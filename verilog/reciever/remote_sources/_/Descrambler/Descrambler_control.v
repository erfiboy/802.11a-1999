==> flow/design.v <==
`timescale 1ns / 1ps
module Descrambler(
    input wire Clk,
    input wire Reset,
    input wire Scrambled_Data,
    input wire En,
    output wire Descrambled_Data
    );
	 reg [2:0] counter_intial_seed;
	 reg [6:0] seed;
	 assign Descrambled_Data = (counter_intial_seed > 7'd6)?Scrambled_Data^seed[6]^seed[3]:1'b0;
	 always@(posedge Clk)begin
		if( ~En || Reset )begin
			seed <= 7'b0;
			counter_intial_seed <= 3'b0;
		end
		else if ( En )begin 
			if (counter_intial_seed < 3'd7)begin
				seed <= {seed[5:0],Scrambled_Data};
				counter_intial_seed <= counter_intial_seed+1;
			end 
			else 
				seed <= { seed[5:0] , seed[6]^seed[3] };
		end
	 end
endmodule
`timescale 1ns / 1ps
module Descrambler_control(
    input Clk,
    input Reset,
    input En,
	 input Data,
    output reg Out
    );
	 wire Descrambled_data;
	 reg start_Descramble ;
	 reg [5:0] Signal_length;
	 reg [3:0] Preamble_detection;
	 reg [6:0] Data_lenght;
	Descrambler descrambler (
		 .Clk(Clk), 
		 .Reset(Reset), 
		 .Scrambled_Data(Data), 
		 .En(start_Descramble), 
		 .Descrambled_Data(Descrambled_data)
		 ); 
	 always@ (posedge Clk)begin
		if (Reset || ~En)begin 
			start_Descramble <= 1'b0;
			Preamble_detection <= 4'b0;
			Signal_length <= 6'b0;
		   Data_lenght <= 7'b0;
			Out <= 1'b0;
		end
		else if (Preamble_detection < 4'd12 )begin
			if (Data)begin
				Preamble_detection <= Preamble_detection + 1'b1;
				Out <= 1'b0;
			end
			else
				Preamble_detection <= 4'b0;
		end
		else if (Signal_length < 5'd24) begin
			Signal_length <=  Signal_length + 1'b1;
			Out <= Data;
		end	
		else if(Data_lenght < 6'd48 ) begin
			Out <= Descrambled_data;
			start_Descramble <=1;
			Data_lenght <= Data_lenght + 1'b1;
		end
		else
			Out <= 1'b0;
	 end
endmodule
## Reports on Descrambler_control

Tool output for the design above, in the order of the flow.
Lines are those of the file above, counted from 1.
Operators: Yosys type, input widths -> output width; for muxes data width and select width s.
A cell with -- has no value.

| inputs | value |
|---|---|
| top | Descrambler_control |
| clock port | Clk |
| cell library | sky130hd |
| timing corner | tt_025C_1v80 |

## Word level

Counts by Yosys on the flattened word-level netlist (proc, flatten, opt, wreduce; memories kept). Register bits leave out memories and registers merged into their read ports (data or address). Print and check cells are left out. Cells with the same type and inputs are merged into one.

| bit counts | value |
|---|---|
| output and inout port bits | 1 |
| flip-flop bits (word level) | 29 |
| word-level cells | 36 |
| bits of input ports | 4 |

| operators by class | value |
|---|---|
| equal/unequal tests | 1 |
| bitwise logic cells | 7 |
| reduce/logical cells | 5 |
| $add $sub $neg | 4 |
| order comparisons | 5 |
| mux-type cells | 7 |

Operators with widths:

| operator | count |
|---|---|
| $add 7x1->7 const B | 1 |
| $lt 7x6->1 const B | 1 |
| $add 6x1->6 const B | 1 |
| $lt 6x5->1 const B | 1 |
| $mux 1 | 6 |
| $not 1->1 | 4 |
| $reduce_and 2->1 | 2 |
| $add 4x1->4 const B | 1 |
| $lt 4x4->1 const B | 1 |
| $mux 4 | 1 |
| $xor 1x1->1 | 3 |
| $add 3x1->3 const B | 1 |
| $gt 3x3->1 const B | 1 |
| $lt 3x3->1 const B | 1 |
| $reduce_and 3->1 | 1 |
| $logic_or 1x1->1 | 2 |
| $ne 2x2->1 const B | 1 |

## Longest topological paths

Yosys ltp: most cells in a row. Word level: on the elaborated netlist, between registers, memories and ports. Mapped: between sequential cells and ports; inverters and the memories' decode and read muxes count.

| depth | value |
|---|---|
| depth after elaboration | 6 |
| ABC_AREA | 0 |
| gate-level depth with buffers | 5 |
| mapped depth without buffers | 5 |

## After synthesis

Yosys stat after the flow's synthesis: flattened, memories mapped to cells. It holds for the ABC_AREA given above (unset counts as 0); a run with the other value may have another netlist.

| synthesis totals | value |
|---|---|
| standard cells after synthesis | 122 |
| area of sequential cells | 580.6 um^2 |
| cell area after synthesis | 1148.6 um^2 |
| mapped flip-flops | 29 |

Cell types:

| type | count |
|---|---|
| sky130_fd_sc_hd__dfxtp_1 | 29 |
| sky130_fd_sc_hd__ha_1 | 5 |
| sky130_fd_sc_hd__a21oi_1 | 12 |
| sky130_fd_sc_hd__xnor2_1 | 5 |
| sky130_fd_sc_hd__nor2_1 | 11 |
| sky130_fd_sc_hd__nand3_1 | 8 |
| sky130_fd_sc_hd__and2_1 | 6 |
| sky130_fd_sc_hd__inv_1 | 8 |
| sky130_fd_sc_hd__o21ai_0 | 6 |
| sky130_fd_sc_hd__nand3b_1 | 3 |
| sky130_fd_sc_hd__mux2i_1 | 2 |
| sky130_fd_sc_hd__nand2_1 | 5 |
| sky130_fd_sc_hd__or3_1 | 3 |
| sky130_fd_sc_hd__nand3_4 | 1 |
| sky130_fd_sc_hd__xor2_1 | 2 |
| sky130_fd_sc_hd__a21o_4 | 1 |
| sky130_fd_sc_hd__a31oi_1 | 2 |
| sky130_fd_sc_hd__and3b_4 | 1 |

Not listed: further types 8, cells in them 12.
By module: a second synthesis without flattening, with its own total; a netlist apart from the flattened one above.

| second synthesis, totals | value |
|---|---|
| cells (unflattened synthesis) | 126 |
| area total of the unflattened synthesis | 1218.7 um^2 |

Each row is one instance without its submodules.

By module:

| module | cells | area (um^2) | times used |
|---|---|---|---|
| Descrambler_control | 93 | 842.1 | 1 |
| Descrambler | 33 | 376.6 | 1 |

## Path before layout

OpenSTA on the mapped netlist: ideal clock, no wires. The path of least setup slack (recovery checks aside). Input and output delay are each 20% of the period. Register names are those of the netlist, which keeps one name where synthesis merged equal registers.

| timing post-synthesis | value |
|---|---|
| path type | register to register |
| from | reg Preamble_detection[2] |
| to | reg Out |
| data required time | 1736 ps |
| launch time at the first pin | 0 ps |
| stages | 5 |
| period | 1810 ps |
| data arrival time | 1281 ps |
| path delay | 1355 ps |
| path slack | 455 ps |
| setup time | 74 ps |
| period reached after synthesis | 1355 ps |

"path delay" is the arrival time less input delay plus setup time.
"stages" counts driving pins, that of a launching flip-flop among them; a cell with two outputs on the path counts twice.
"period reached after synthesis" is the clock period less the worst setup slack; recovery checks do not enter. This is arithmetic on one report: input and output delays are still those of the set period (20% each).
The rows between start and end are the longest chain of elaborated cells between them; the timing report does not say that the signal goes this way. Where chains are equally long, one stands for them.
Each line given opens the expression or statement behind the cell; cells for indexed reads and writes are added by Yosys, which also makes memories of some case tables.
At most two assigning lines are given for a register; there are more.

| between the ends, post-synthesis | value |
|---|---|
| cell sequence | sky130_fd_sc_hd__dfxtp_1 > sky130_fd_sc_hd__and3b_4 > sky130_fd_sc_hd__nand3_4 > sky130_fd_sc_hd__or4_1 > sky130_fd_sc_hd__a31oi_1 |
| cells in the longest elaborated chain | 2 |

RTL lines, path post-synthesis:

| element | line | text |
|---|---|---|
| start, declared | 38 | `reg [3:0] Preamble_detection;` |
| start, assigned | 50 | `Preamble_detection <= 4'b0;` |
| start, assigned | 57 | `Preamble_detection <= Preamble_detection + 1'b1;` |
| $lt 4x4->1 | 55 | `else if (Preamble_detection < 4'd12 )begin` |
| $mux 1 | 55 |  |
| end, assigned | 65 | `Out <= Data;` |
| end, assigned | 68 | `Out <= Descrambled_data;` |
| end, declared | 33 | `output reg Out` |

## Timing after layout

Path of least setup slack in the final report of record 1 (OpenROAD, finished layout, wires in). Where an end is a register, its clock arrival counts in the times.
The path's times are printed in steps of 10 ps; the period is the one set.

| timing after layout | value |
|---|---|
| path type | register to register |
| from | reg Data_lenght[6] |
| to | reg Data_lenght[3] |
| setup time | 60 ps |
| data arrival time | 1600 ps |
| period | 1180 ps |
| launch time at the first pin | 310 ps |
| data required time | 1440 ps |
| stages | 6 |
| path slack | -160 ps |

The rows between start and end are the longest chain of elaborated cells between them; the timing report does not say that the signal goes this way. Where chains are equally long, one stands for them.

| between the ends, after layout | value |
|---|---|
| cell sequence | sky130_fd_sc_hd__dfxtp_1 > sky130_fd_sc_hd__and3b_4 > sky130_fd_sc_hd__nand3_4 > sky130_fd_sc_hd__buf_4 > sky130_fd_sc_hd__or3_1 > sky130_fd_sc_hd__a21oi_2 |
| cells in the longest elaborated chain | 2 |

RTL lines, path after layout:

| element | line | text |
|---|---|---|
| start, declared | 39 | `reg [6:0] Data_lenght;` |
| start, assigned | 52 | `Data_lenght <= 7'b0;` |
| start, assigned | 70 | `Data_lenght <= Data_lenght + 1'b1;` |
| $lt 7x6->1 | 67 | `else if(Data_lenght < 6'd48 ) begin` |
| $reduce_and 3->1 | -- |  |
| end, assigned | 52 |  |
| end, assigned | 70 |  |
| end, declared | 39 |  |

FLOW RESULTS
============

2 stored runs of Descrambler_control in the flow (synthesis by Yosys, layout by OpenROAD, sky130hd cells), in arbitrary order. Constraints: input delay and output delay 20% of the set period each, output load 0.01 pF.
By "period reached" is meant the clock period of the run minus its worst setup slack. This is arithmetic on one report: input and output delays are still those of the set period (20% each).
"allowed time less slack (worst setup path)": the worst setup path's part of the clock period (all of it between registers, 20% less for each end at a port) less its slack. A launch clock that arrives late makes it longer, a capture clock that arrives late makes it shorter.
By "power consumption" is meant OpenSTA's value without simulated activity: inputs other than the clock are taken to toggle once in ten clock periods, and the tool carries that through the logic.
"allowed time less slack (worst setup path)" is known to 10 ps.

#### Record 1

| setting | value |
|---|---|
| period_ns | `1.18` |
| CORE_UTILIZATION | `44` |
| PLACE_DENSITY_LB_ADDON | `0.13` |
| HOLD_SLACK_MARGIN | `0.02` |
| CORE_MARGIN | `9` |
| GPL_TIMING_DRIVEN | `1` |
| GPL_ROUTABILITY_DRIVEN | `1` |
| CAP_MARGIN | `20` |
| MIN_ROUTING_LAYER | `met2` |
| SLEW_MARGIN | `20` |

| result | value |
|---|---|
| post-synthesis cell area | 1148.6 um^2 |
| full die area | 4773.4 um^2 |
| standard-cell area of the final layout | 1468.9 um^2 |
| utilization | 0.593 |
| worst setup slack after layout | -157 ps |
| total negative slack | -676 ps |
| worst-case hold slack | 424 ps |
| power consumption | 1631 µW |
| period reached | 1337 ps |
| allowed time less slack (worst setup path) | 1340 ps |
| critical path type | register to register |

#### Record 2

| setting | value |
|---|---|
| period_ns | `1.62` |
| CORE_UTILIZATION | `57` |
| CAP_MARGIN | `20` |
| CORE_MARGIN | `2` |
| SLEW_MARGIN | `20` |

| result | value |
|---|---|
| post-synthesis cell area | 1148.6 um^2 |
| full die area | 2390.2 um^2 |
| standard-cell area of the final layout | 1303.8 um^2 |
| utilization | 0.678 |
| worst setup slack after layout | 76 ps |
| total negative slack | 0 ps |
| worst-case hold slack | 418 ps |
| power consumption | 1249 µW |
| period reached | 1544 ps |
| allowed time less slack (worst setup path) | 1220 ps |
| critical path type | register to output |
